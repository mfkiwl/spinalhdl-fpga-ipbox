==> flow/design.v <==
module fifo (
  input               io_write,
  input               io_read,
  input      [15:0]   io_din,
  output     [15:0]   io_dout,
  output              io_full,
  output              io_empty,
  input               clk,
  input               reset
);
  reg        [15:0]   _zz_1;
  wire                fifo_ctrl_wen;
  wire                fifo_ctrl_ren;
  reg        [4:0]    fifo_ctrl_rdptr;
  reg        [4:0]    fifo_ctrl_wrptr;
  wire       [4:0]    fifo_ctrl_ptr_diff;
  wire       [3:0]    ram_ctrl_rd_addr;
  wire       [3:0]    ram_ctrl_wr_addr;
  reg [15:0] ram_ctrl_ram [0:15];
  always @ (posedge clk) begin
    if(fifo_ctrl_wen) begin
      ram_ctrl_ram[ram_ctrl_wr_addr] <= io_din;
    end
  end
  always @ (posedge clk) begin
    if(fifo_ctrl_ren) begin
      _zz_1 <= ram_ctrl_ram[ram_ctrl_rd_addr];
    end
  end
  assign fifo_ctrl_wen = ((! io_full) && io_write);
  assign fifo_ctrl_ren = ((! io_empty) && io_read);
  assign fifo_ctrl_ptr_diff = (fifo_ctrl_wrptr - fifo_ctrl_rdptr);
  assign io_full = (fifo_ctrl_ptr_diff == 5'h10);
  assign io_empty = (fifo_ctrl_ptr_diff == 5'h0);
  assign ram_ctrl_rd_addr = fifo_ctrl_rdptr[3 : 0];
  assign ram_ctrl_wr_addr = fifo_ctrl_wrptr[3 : 0];
  assign io_dout = _zz_1;
  always @ (posedge clk or posedge reset) begin
    if (reset) begin
      fifo_ctrl_rdptr <= 5'h0;
      fifo_ctrl_wrptr <= 5'h0;
    end else begin
      if(fifo_ctrl_ren)begin
        fifo_ctrl_rdptr <= (fifo_ctrl_rdptr + 5'h01);
      end
      if(fifo_ctrl_wen)begin
        fifo_ctrl_wrptr <= (fifo_ctrl_wrptr + 5'h01);
      end
    end
  end
endmodule
Tool chain data of fifo
The steps from the RTL of fifo to its reports follow in flow order.
Lines are those of the file above, counted from 1.
Library cell names are shortened.
A cell with -- has no value.

design
  top = fifo
  clock port = clk
  standard-cell library = sky130hd
  corner = tt_025C_1v80

Elaborated design
Counts by Yosys on the flattened word-level netlist (proc, flatten, opt, wreduce; memories kept). Register bits leave out memories and registers merged into their read ports (data or address); mux counts leave out enables and synchronous resets folded into registers. Print and check cells are left out. Cells with the same type and inputs are merged into one.
Yosys's memory passes give these memory sizes; they may raise the number of words (mostly to a power of two), join words into wider ones and drop unused or constant bits.

word-level totals
  bits in registers = 10
  bits in writable memories = 256
  word width x clocked read ports = 16
  memory cells = 1
  input port bits = 20

cells by class
  $add $sub $neg = 3
  equality and inequality tests = 1
  multiplexer cells = 3
  reductions and logical operators = 5

memories
  memory        words  bits a word  rd ports  wr ports  RTL line  source
  ram_ctrl_ram  16     16           1         1         19        reg [15:0] ram_ctrl_ram [0:15];

operator list
  operator                                                        number
  16-bit 2-to-1 mux                                               1
  5-bit by 1-bit adder with 5-bit output (second input constant)  2
  5-bit subtractor                                                1
  5-bit == test (second input constant)                           1
  5-bit zero test                                                 1
  4-bit 2-to-1 mux                                                1
  1-bit logical AND                                               2
  1-bit zero test                                                 2
  1-bit 2-to-1 mux                                                1

Depth
Depth = most cells in a row (Yosys ltp): at word level without a register or memory, in the mapped netlist without a sequential cell, where the memories' decode and read muxes count.

depth
  depth after elaboration = 5
  ABC_AREA = 1
  gate-level depth with buffers = 15
  gate-level depth less buffers = 13

Netlist
Source: synth_stat.txt of the flow (Yosys; design flattened, memories mapped). It holds for the ABC_AREA given above (unset counts as 0); a run with the other value may have another netlist.
The area totals of this step are shown rounded.

cells by type
  cell type  number  area in all (um^2)
  edfxtp_1   272     8.17E+03
  nor2_1     182     683.155
  o21ai_0    104     520.499
  nand2_1    87      326.563
  nand3_1    51      255.245
  dfrtp_1    10      250.24
  o211ai_1   32      240.23
  o22ai_1    32      200.192
  o21ai_1    24      120.115
  ha_1       9       112.608
  clkbuf_1   22      82.579
  buf_4      9       67.565
  buf_6      6       67.565
  inv_1      18      67.565
  buf_2      10      50.048
  xor2_1     5       43.792
  xnor2_1    2       17.517
  buf_1      4       15.014

Not listed: further types 6, cells in them 9.

synthesis totals
  cells in the netlist = 888
  cell area after synthesis = 11330 um^2
  flip-flop cells = 282
  buffer cells = 51

Worst setup path after synthesis
Source: OpenSTA report_checks on the synthesized netlist (no wires, ideal clock, input and output delay 20% of the period each), path of least setup slack; recovery checks are left aside. Register names are those of the netlist, which keeps one name where synthesis merged equal registers.

timing path after synthesis
  kind = flip-flop to flip-flop
  start = reg fifo_ctrl_rdptr[1]
  end = mem ram_ctrl_ram[12][0]
  period = 4.72 ns
  setup time = 0.388 ns
  time at the first pin = 0.000 ns
  data arrival time = 2.588 ns
  data required time = 4.332 ns
  slack = 1.743 ns
  path delay = 2.976 ns
  driving pins on the path = 15
  buffers on the path = 3
  synthesis period reached = 2.977 ns

"path delay" is the arrival time less input delay plus setup time.
"driving pins on the path": output pins that drive a net of the path, with the launching flip-flop's if there is one; two outputs of one cell count as two.
"synthesis period reached" = period - worst setup slack (recovery checks aside). The figure is calculated, with input and output delays left at 20% of the set period.
The rows between start and end are the longest chain of elaborated cells between them; the timing report does not say that the signal goes this way. Where chains are equally long, one stands for them.
A line is the first line of the expression or statement that the cell stems from. Yosys adds cells for indexed reads and writes and turns some case tables into memories.
Only ways into the end's enable, where the timed path ends, are counted here.

on the way, after synthesis
  path through = dfrtp_1 buf_4 inv_1 clkbuf_1 ha_1 nand2_1 nand2_1 nand2_1 nand2_1 nand2_1 nand2_1 nand2_2 nand2_2 buf_4 nor2_1
  length of the longest elaborated chain = 5
  elaborated cells on any way between the ends = 6

RTL lines, path after synthesis
  item                RTL line  source
  start: declaration  14        reg        [4:0]    fifo_ctrl_rdptr;
  start: assignment   40        fifo_ctrl_rdptr <= 5'h0;
  start: assignment   44        fifo_ctrl_rdptr <= (fifo_ctrl_rdptr + 5'h01);
  5-bit subtractor    32        assign fifo_ctrl_ptr_diff = (fifo_ctrl_wrptr - fifo_ctrl_rdptr);
  5-bit == test       33        assign io_full = (fifo_ctrl_ptr_diff == 5'h10);
  1-bit zero test     30        assign fifo_ctrl_wen = ((! io_full) && io_write);
  1-bit logical AND   30
  4-bit 2-to-1 mux    21        if(fifo_ctrl_wen) begin
  end: declaration    19        reg [15:0] ram_ctrl_ram [0:15];

Timing after layout
Path of least setup slack in the final report of record 1 (OpenROAD, finished layout, wires in). Where an end is a register, its clock arrival counts in the times.

timing path after layout
  kind = flip-flop to output port
  start = reg fifo_ctrl_rdptr[2]
  end = out io_empty
  period = 5.49 ns
  time at the first pin = 0.51 ns
  data arrival time = 3.47 ns
  data required time = 4.39 ns
  slack = 0.92 ns
  driving pins on the path = 10
  buffers on the path = 1

The rows between start and end are the longest chain of elaborated cells between them; the timing report does not say that the signal goes this way. Where chains are equally long, one stands for them.

on the way, after layout
  path through = dfrtp_1 clkinv_1 ha_1 or2_1 nand3_1 nand2_1 nor2_2 nand2_1 inv_1 clkdlybuf4s50_1
  length of the longest elaborated chain = 2
  elaborated cells on any way between the ends = 2

RTL lines, path after layout
  item                RTL line  source
  start: declaration  14        reg        [4:0]    fifo_ctrl_rdptr;
  start: assignment   40        fifo_ctrl_rdptr <= 5'h0;
  start: assignment   44        fifo_ctrl_rdptr <= (fifo_ctrl_rdptr + 5'h01);
  5-bit subtractor    32        assign fifo_ctrl_ptr_diff = (fifo_ctrl_wrptr - fifo_ctrl_rdptr);
  5-bit zero test     34        assign io_empty = (fifo_ctrl_ptr_diff == 5'h0);
  end: declaration    7         output              io_empty,

2 stored runs of fifo in the flow (synthesis by Yosys, layout by OpenROAD, sky130hd cells), in arbitrary order. Constraints: input delay and output delay 20% of the set period each, output load 0.01 pF.
By "achieved clock period" is meant the clock period of the run minus its worst setup slack. This is arithmetic on one report: input and output delays are still those of the set period (20% each).
By "worst setup path time" is meant the share of the clock period that the worst setup path is allowed (20% is reserved at inputs, 20% at outputs), minus its slack. Clock arrival times at its registers enter into it.
"power" is the tool's figure for a default switching activity; nothing was simulated.
The results are shown rounded.

Record 1
==> flow/run.sh <==
#!/bin/bash
# the make line also repeats the synthesis and layout settings of config.mk as NAME=value (left out here)
make -C /OpenROAD-flow-scripts/flow DESIGN_CONFIG=/design/flow/config.mk WORK_HOME=/design/flow/orfs CLKGATE_MAP_FILE= finish
==> flow/config.mk <==
export PLATFORM = sky130hd
export DESIGN_NAME = fifo
export DESIGN_NICKNAME = fifo
export VERILOG_FILES = /design/flow/design.v
export SDC_FILE = /design/flow/constraint.sdc
export NUM_CORES = 4
export LEC_CHECK = 0
export ABC_AREA = 1
export CAP_MARGIN = 15
export CELL_PAD_IN_SITES_DETAIL_PLACEMENT = 0
export CORE_ASPECT_RATIO = 0.99
export CORE_MARGIN = 2
export CORE_UTILIZATION = 71
export CTS_CLUSTER_DIAMETER = 149
export GPL_ROUTABILITY_DRIVEN = 1
export PLACE_DENSITY_LB_ADDON = 0.02
export SLEW_MARGIN = 20
export TNS_END_PERCENT = 100
==> flow/constraint.sdc <==
create_clock -name core_clock -period 5.49 [get_ports {clk}]
set_input_delay 1.0980 -clock core_clock [delete_from_list [all_inputs] [get_ports {clk}]]
set_output_delay 1.0980 -clock core_clock [all_outputs]
set_load 0.01 [all_outputs]

==> results of record 1 <==
chip area after synthesis (Yosys): 11330 um^2
die area: 16990 um^2
standard-cell area of the final layout: 12660 um^2
utilization: 0.818
worst setup slack after layout: 0.923 ns
total negative slack: 0.000 ns
worst hold slack: 0.535 ns
power: 6.690 mW
achieved clock period: 4.567 ns
worst setup path time: 3.47 ns
worst setup path kind: flip-flop to output port

Record 2
==> flow/run.sh <==
#!/bin/bash
# the make line also repeats the synthesis and layout settings of config.mk as NAME=value (left out here)
make -C /OpenROAD-flow-scripts/flow DESIGN_CONFIG=/design/flow/config.mk WORK_HOME=/design/flow/orfs CLKGATE_MAP_FILE= finish
==> flow/config.mk <==
export PLATFORM = sky130hd
export DESIGN_NAME = fifo
export DESIGN_NICKNAME = fifo
export VERILOG_FILES = /design/flow/design.v
export SDC_FILE = /design/flow/constraint.sdc
export NUM_CORES = 4
export LEC_CHECK = 0
export CAP_MARGIN = 30
export CELL_PAD_IN_SITES_DETAIL_PLACEMENT = 0
export CORE_MARGIN = 2
export CORE_UTILIZATION = 21
export CTS_CLUSTER_DIAMETER = 82
export HOLD_SLACK_MARGIN = 0.26
export MAX_ROUTING_LAYER = met5
export PLACE_DENSITY_LB_ADDON = 0.1
export SETUP_SLACK_MARGIN = 0.83
export SLEW_MARGIN = 20
export TNS_END_PERCENT = 60
==> flow/constraint.sdc <==
create_clock -name core_clock -period 4.23 [get_ports {clk}]
set_input_delay 0.8460 -clock core_clock [delete_from_list [all_inputs] [get_ports {clk}]]
set_output_delay 0.8460 -clock core_clock [all_outputs]
set_load 0.01 [all_outputs]

==> results of record 2 <==
chip area after synthesis (Yosys): 11000 um^2
die area: 54250 um^2
standard-cell area of the final layout: 13570 um^2
utilization: 0.263
worst setup slack after layout: 0.921 ns
total negative slack: 0.000 ns
worst hold slack: 0.545 ns
power: 9.572 mW
achieved clock period: 3.309 ns
worst setup path time: 2.46 ns
worst setup path kind: flip-flop to output port
